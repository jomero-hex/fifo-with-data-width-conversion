==> flow/design.v <==
`timescale 1ns / 1ps
module fifo
    #(parameter ADDR_WIDTH =3, DATA_WIDTH = 8)              
    (
        input logic clk, reset,
        input logic wr, rd,
        input logic [(2*DATA_WIDTH) - 1: 0] w_data,                          
        output logic [DATA_WIDTH - 1: 0] r_data,
        output logic full, empty
    );
    logic [ADDR_WIDTH - 1: 0] w_addr, r_addr;
    reg_file #(.ADDR_WIDTH(ADDR_WIDTH), .DATA_WIDTH(DATA_WIDTH))
        r_file_unit (.w_en( wr & ~full), .*);
    fifo_ctrl #(.ADDR_WIDTH(ADDR_WIDTH))
        ctrl_unit (.*);                    
endmodule
`timescale 1ns / 1ps
module fifo_ctrl
    #(parameter ADDR_WIDTH = 3)                        
    (
        input logic clk, reset,
        input logic wr, rd,
        output logic full, empty,
        output logic [ADDR_WIDTH - 1: 0] w_addr,
        output logic [ADDR_WIDTH - 1: 0] r_addr
    );
    logic [ADDR_WIDTH - 1: 0] wr_ptr, wr_ptr_next;
    logic [ADDR_WIDTH - 1: 0] rd_ptr, rd_ptr_next;
    logic full_next;
    logic empty_next;
    always_ff @(posedge clk, posedge reset)
    begin
        if(reset)
        begin
            wr_ptr <= 0;
            rd_ptr <= 0;
            full <= 1'b0;
            empty <= 1'b1;
        end
        else
        begin
            wr_ptr <= wr_ptr_next;                  
            rd_ptr <= rd_ptr_next;
            full <= full_next;
            empty <= empty_next;
        end
    end
    always_comb
    begin
        wr_ptr_next = wr_ptr;
        rd_ptr_next = rd_ptr;
        full_next = full;
        empty_next = empty;
        unique case({wr, rd})
            2'b01:  
            begin
                if (~empty)
                begin
                    rd_ptr_next = rd_ptr + 1;
                    full_next = 1'b0;
                    if (rd_ptr_next == wr_ptr - 1 )       
                        empty_next = 1'b1;                    
                end                
            end
            2'b10:  
            begin
                if (~full)
                begin                                                                      
                    wr_ptr_next = wr_ptr + 2;                                 
                    empty_next = 1'b0;                                            
                    if (wr_ptr_next == rd_ptr+1)                   
                        full_next = 1'b1;
                end
            end
            2'b11:  
            begin
                if (empty)
                begin
                    wr_ptr_next = wr_ptr + 2;                                   
                    rd_ptr_next = rd_ptr + 1;  
                    empty_next = 1'b0;                                              
                end                                                                          
                else
                begin
                    wr_ptr_next = wr_ptr + 2;                                   
                    rd_ptr_next = rd_ptr + 1;
                end
            end
            default: ;  
        endcase       
    end
    assign w_addr = wr_ptr;
    assign r_addr = rd_ptr;
endmodule
`timescale 1ns / 1ps
module reg_file
    #(parameter ADDR_WIDTH = 3, DATA_WIDTH = 8)             
    (                                                                                                     
        input logic clk,
        input logic w_en,
        input logic [ADDR_WIDTH - 1: 0] r_addr,  
        input logic [ADDR_WIDTH - 1: 0] w_addr,  
        input logic [(2*DATA_WIDTH) - 1: 0] w_data,                          
        output logic [DATA_WIDTH - 1: 0] r_data
    );
    logic [DATA_WIDTH - 1: 0] memory [0: 2 ** ADDR_WIDTH - 1];    
    logic [DATA_WIDTH - 1: 0] high_byte_data;                                
    logic [DATA_WIDTH - 1: 0] low_byte_data;                                 
    assign {high_byte_data, low_byte_data} = w_data;                       
    always_ff @(posedge clk)
    begin
        if (w_en)
        begin
            memory[w_addr] <= low_byte_data;                                     
            memory[w_addr + 1] <= high_byte_data;                             
        end
    end
    assign r_data = memory[r_addr];          
endmodule
Reports on fifo
Tool output for the design above, in the order of the flow.
Lines are those of the file above, counted from 1.
Operators carry their Yosys type and port widths (W data, S select, Z words).
{"block": "setup", "design": "fifo", "clock_port": "clk", "lib": "sky130hd", "corner": "tt_025C_1v80"}

Word level
Counts by Yosys on the flattened word-level netlist (proc, flatten, opt, wreduce; memories kept). Register bits leave out memories and registers merged into their read ports (data or address). Print and check cells are left out. Cells with the same type and inputs are merged into one.
Memory sizes are those after Yosys's memory passes, which may raise the word count (mostly to a power of two), join words into wider ones and drop unused or constant bits.
{"block": "word_totals", "in_bits": 20, "wordCells": 43, "mem_bits_rw": 64, "output_inout_bits": 10, "ff_bits": 8, "n_memories": 1}
{"block": "op_classes", "mux": 17, "bitwise": 2, "n_reduce_logical": 8, "equal": 7, "n_addsub": 4}
{"block": "memory_table", "name": "r_file_unit.memory", "words": 8, "width": 8, "read_ports": 1, "write_ports": 2, "line": 106, "source": "logic [DATA_WIDTH - 1: 0] memory [0: 2 ** ADDR_WIDTH - 1];"}
{"block": "op_table", "operator": "$eq A3 B32 Y1", "n": 2}
{"block": "op_table", "operator": "$mux W8", "n": 2}
{"block": "op_table", "operator": "$pmux W3 S2", "n": 2}
{"block": "op_table", "operator": "$mux W3", "n": 4}
{"block": "op_table", "operator": "$reduce_and A2 Y1", "n": 4}
{"block": "op_table", "operator": "$mux W1", "n": 7}
{"block": "op_table", "operator": "$reduce_bool A2 Y1", "n": 3}
{"block": "op_table", "operator": "$eq A2 B2 Y1 const B", "n": 2}
{"block": "op_table", "operator": "$ne A2 B2 Y1 const B", "n": 2}
{"block": "op_table", "operator": "$add A3 B1 Y4 const B", "n": 1}
{"block": "op_table", "operator": "$sub A3 B1 Y4 const B", "n": 1}
{"block": "op_table", "operator": "$add A3 B1 Y3 const B", "n": 1}
{"block": "op_table", "operator": "$add A3 B2 Y3 const B", "n": 1}
{"block": "op_table", "operator": "$reduce_bool A3 Y1", "n": 1}
{"block": "op_table", "operator": "$pmux W1 S3", "n": 1}
{"block": "op_table", "operator": "$eq A2 B1 Y1 const B", "n": 1}
{"block": "op_table", "operator": "$pmux W1 S2", "n": 1}
{"block": "op_table", "operator": "$and A1 B1 Y1", "n": 1}
{"block": "op_table", "operator": "$not A1 Y1", "n": 1}

Logic depth
Depth = most cells in a row (Yosys ltp): at word level without a register or memory, in the mapped netlist without a sequential cell, where the memories' decode and read muxes count.
{"block": "depth", "ltp_word": 5, "ABC_AREA": 1, "ltp_mapped": 8, "depth_no_buf": 7}

After synthesis
The flow's flattened synthesis, as Yosys stat reports it; memories are mapped. The netlist is that of the ABC_AREA named above (0 if unset); the other value can give another one.
The area totals of this step are shown rounded.
{"block": "types", "type": "sky130_fd_sc_hd__edfxtp_1", "n": 64, "type_area_um2": 1.92E+03}
{"block": "types", "type": "sky130_fd_sc_hd__nor2_1", "n": 62, "type_area_um2": 232.723}
{"block": "types", "type": "sky130_fd_sc_hd__nand2_1", "n": 45, "type_area_um2": 168.912}
{"block": "types", "type": "sky130_fd_sc_hd__dfrtp_1", "n": 6, "type_area_um2": 150.144}
{"block": "types", "type": "sky130_fd_sc_hd__o21ai_1", "n": 30, "type_area_um2": 150.144}
{"block": "types", "type": "sky130_fd_sc_hd__buf_6", "n": 8, "type_area_um2": 90.086}
{"block": "types", "type": "sky130_fd_sc_hd__ha_1", "n": 6, "type_area_um2": 75.072}
{"block": "types", "type": "sky130_fd_sc_hd__o21ai_0", "n": 13, "type_area_um2": 65.062}
{"block": "types", "type": "sky130_fd_sc_hd__inv_1", "n": 14, "type_area_um2": 52.55}
{"block": "types", "type": "sky130_fd_sc_hd__dfstp_2", "n": 1, "type_area_um2": 26.275}
{"block": "types", "type": "sky130_fd_sc_hd__nand3_1", "n": 4, "type_area_um2": 20.019}
{"block": "types", "type": "sky130_fd_sc_hd__xor2_1", "n": 2, "type_area_um2": 17.517}
{"block": "types", "type": "sky130_fd_sc_hd__a21oi_1", "n": 3, "type_area_um2": 15.014}
{"block": "types", "type": "sky130_fd_sc_hd__buf_2", "n": 3, "type_area_um2": 15.014}
{"block": "types", "type": "sky130_fd_sc_hd__buf_4", "n": 1, "type_area_um2": 7.507}
{"block": "types", "type": "sky130_fd_sc_hd__nand3b_1", "n": 1, "type_area_um2": 7.507}
{"block": "types", "type": "sky130_fd_sc_hd__o31ai_1", "n": 1, "type_area_um2": 7.507}
{"block": "types", "type": "sky130_fd_sc_hd__inv_4", "n": 1, "type_area_um2": 6.256}
Other cell types: 3; their cells: 3.
{"block": "mapped", "area_um2": 3000, "seq_area_um2": 2100, "cell_count": 268, "flip_flops": 71, "n_buf": 12}

Timing after synthesis
Path of least setup slack by OpenSTA after synthesis, without wires, with an ideal clock, recovery checks aside; 20% of the period is set as input and as output delay. Where synthesis merged equal registers, the netlist keeps one of their names.
{"block": "synth_path", "path_type": "input to register", "from": "input wr", "to": "memory r_file_unit.memory[0][0]", "t_arrival_ns": 1.579, "path_buffers": 0, "input_delay_ns": 0.536, "launch_ns": 0.536, "stages": 3, "tclk_ns": 2.68, "setup_ns": 0.389, "path_delay_ns": 1.432, "slack_ns": 0.713, "t_required_ns": 2.291, "synth_period_reached_ns": 1.967}
"path_delay_ns" is the arrival time less input delay plus setup time.
"stages": output pins that drive a net of the path, with the launching flip-flop's if there is one; two outputs of one cell count as two.
"synth_period_reached_ns" = period - worst setup slack (recovery checks aside). The figure is calculated, with input and output delays left at 20% of the set period.
The rows between start and end are the longest chain of elaborated cells between them; the timing report does not say that the signal goes this way. Where chains are equally long, one stands for them.
A line is the first line of the expression or statement that the cell stems from. Yosys adds cells for indexed reads and writes and turns some case tables into memories.
Only ways into the end's enable, where the timed path ends, are counted here.
{"block": "synth_between", "cell_sequence": "sky130_fd_sc_hd__inv_1 sky130_fd_sc_hd__or2_2 sky130_fd_sc_hd__nor2_1", "elab_chain_len": 2, "cells_between": 4, "cone_lines": 2, "classes_between": "mux (3); logic (1)"}
{"block": "synth_lines", "element": "start: declaration", "line": 6, "source": "input logic wr, rd,"}
{"block": "synth_lines", "element": "$and A1 B1 Y1", "line": 13, "source": "r_file_unit (.w_en( wr & ~full), .*);"}
{"block": "synth_lines", "element": "$mux W3", "line": 112, "source": "if (w_en)"}
{"block": "synth_lines", "element": "end: declaration", "line": 106, "source": "logic [DATA_WIDTH - 1: 0] memory [0: 2 ** ADDR_WIDTH - 1];"}

Path in the finished layout
From the final timing report of flow run 1: the path of least setup slack in the routed layout; clock arrival at registers is part of the times.
{"block": "layout_path", "path_type": "register to output", "from": "register ctrl_unit.rd_ptr[0]", "to": "output r_data[2]", "stages": 10, "launch_ns": 0.35, "tclk_ns": 1.6, "slack_ns": -0.49, "t_arrival_ns": 1.77, "t_required_ns": 1.28, "path_buffers": 4, "out_delay_ns": 0.32}
The rows between start and end are the longest chain of elaborated cells between them; the timing report does not say that the signal goes this way. Where chains are equally long, one stands for them.
A memory read counts as a cell of the chain, while the word-level depth stops at memories.
{"block": "layout_between", "cell_sequence": "sky130_fd_sc_hd__dfrtp_2 sky130_fd_sc_hd__buf_12 sky130_fd_sc_hd__inv_8 sky130_fd_sc_hd__buf_12 sky130_fd_sc_hd__buf_4 sky130_fd_sc_hd__nor2_1 sky130_fd_sc_hd__o21ai_1 sky130_fd_sc_hd__nand2_1 sky130_fd_sc_hd__nand2_1 sky130_fd_sc_hd__buf_2", "elab_chain_len": 1, "cells_between": 1, "cone_lines": 1, "classes_between": "memory (1)"}
{"block": "layout_lines", "element": "start: declaration", "line": 28, "source": "logic [ADDR_WIDTH - 1: 0] rd_ptr, rd_ptr_next;"}
{"block": "layout_lines", "element": "start: assignment", "line": 36, "source": "rd_ptr <= 0;"}
{"block": "layout_lines", "element": "start: assignment", "line": 43, "source": "rd_ptr <= rd_ptr_next;"}
{"block": "layout_lines", "element": "$mem_v2 Z8 W8", "line": 106, "source": "logic [DATA_WIDTH - 1: 0] memory [0: 2 ** ADDR_WIDTH - 1];"}
{"block": "layout_lines", "element": "end: declaration", "line": 8, "source": "output logic [DATA_WIDTH - 1: 0] r_data,"}

Subject: fifo on sky130hd, stored results

Hello all,

Stored flow runs of fifo (2 of them; Yosys, OpenROAD, sky130hd). They differ in their settings and are not a sequence. Constraints: input delay and output delay 20% of the set period each, output load 0.01 pF.
"achieved_clock_period_ns": clock period set for the run, less the worst setup slack. It is reckoned from that one timing run; input and output delays stay at 20% of the period that was set.
"worst_setup_path_time_ns" means the part of the period allowed to the worst setup path (the constraints hold back 20% at inputs and 20% at outputs) less its slack; where the path has registers, the arrival times of their clocks count too.
"design_power_mw" is the tool's figure for a default switching activity; nothing was simulated.
The measured numbers are rounded.

{"run": "flow run 1", "settings": { "period_ns": 1.6, "CORE_UTILIZATION": 28, "SETUP_SLACK_MARGIN": 0.06, "PLACE_DENSITY": 0.77, "CORE_MARGIN": 2, "CELL_PAD_IN_SITES_DETAIL_PLACEMENT": 2, "TNS_END_PERCENT": 35, "ABC_AREA": 1, "CTS_CLUSTER_DIAMETER": 108, "CAP_MARGIN": 30, "SLEW_MARGIN": 35 }, "results": { "final_cell_area_um2": 4300, "design_power_mw": 9.1, "fin_tns_ns": -3.3, "finalUtil_pct": 40, "yosys.chip_area_um2": 3000, "ws_setup_ns": -0.49, "achieved_clock_period_ns": 2.087, "design_die_area_um2": 12000, "worst_setup_path_time_ns": 1.77, "critical_path_kind": "register to output" }}
{"run": "flow run 2", "settings": { "period_ns": 2.28, "CORE_UTILIZATION": 33, "SETUP_SLACK_MARGIN": 0.65, "PLACE_DENSITY_LB_ADDON": 0.29, "ABC_AREA": 0, "CAP_MARGIN": 30, "CORE_MARGIN": 2, "SLEW_MARGIN": 20 }, "results": { "final_cell_area_um2": 3700, "design_power_mw": 5.0, "fin_tns_ns": -0.26, "finalUtil_pct": 43, "yosys.chip_area_um2": 2900, "ws_setup_ns": -0.039, "achieved_clock_period_ns": 2.319, "design_die_area_um2": 9600, "worst_setup_path_time_ns": 1.86, "critical_path_kind": "register to output" }}

Thanks
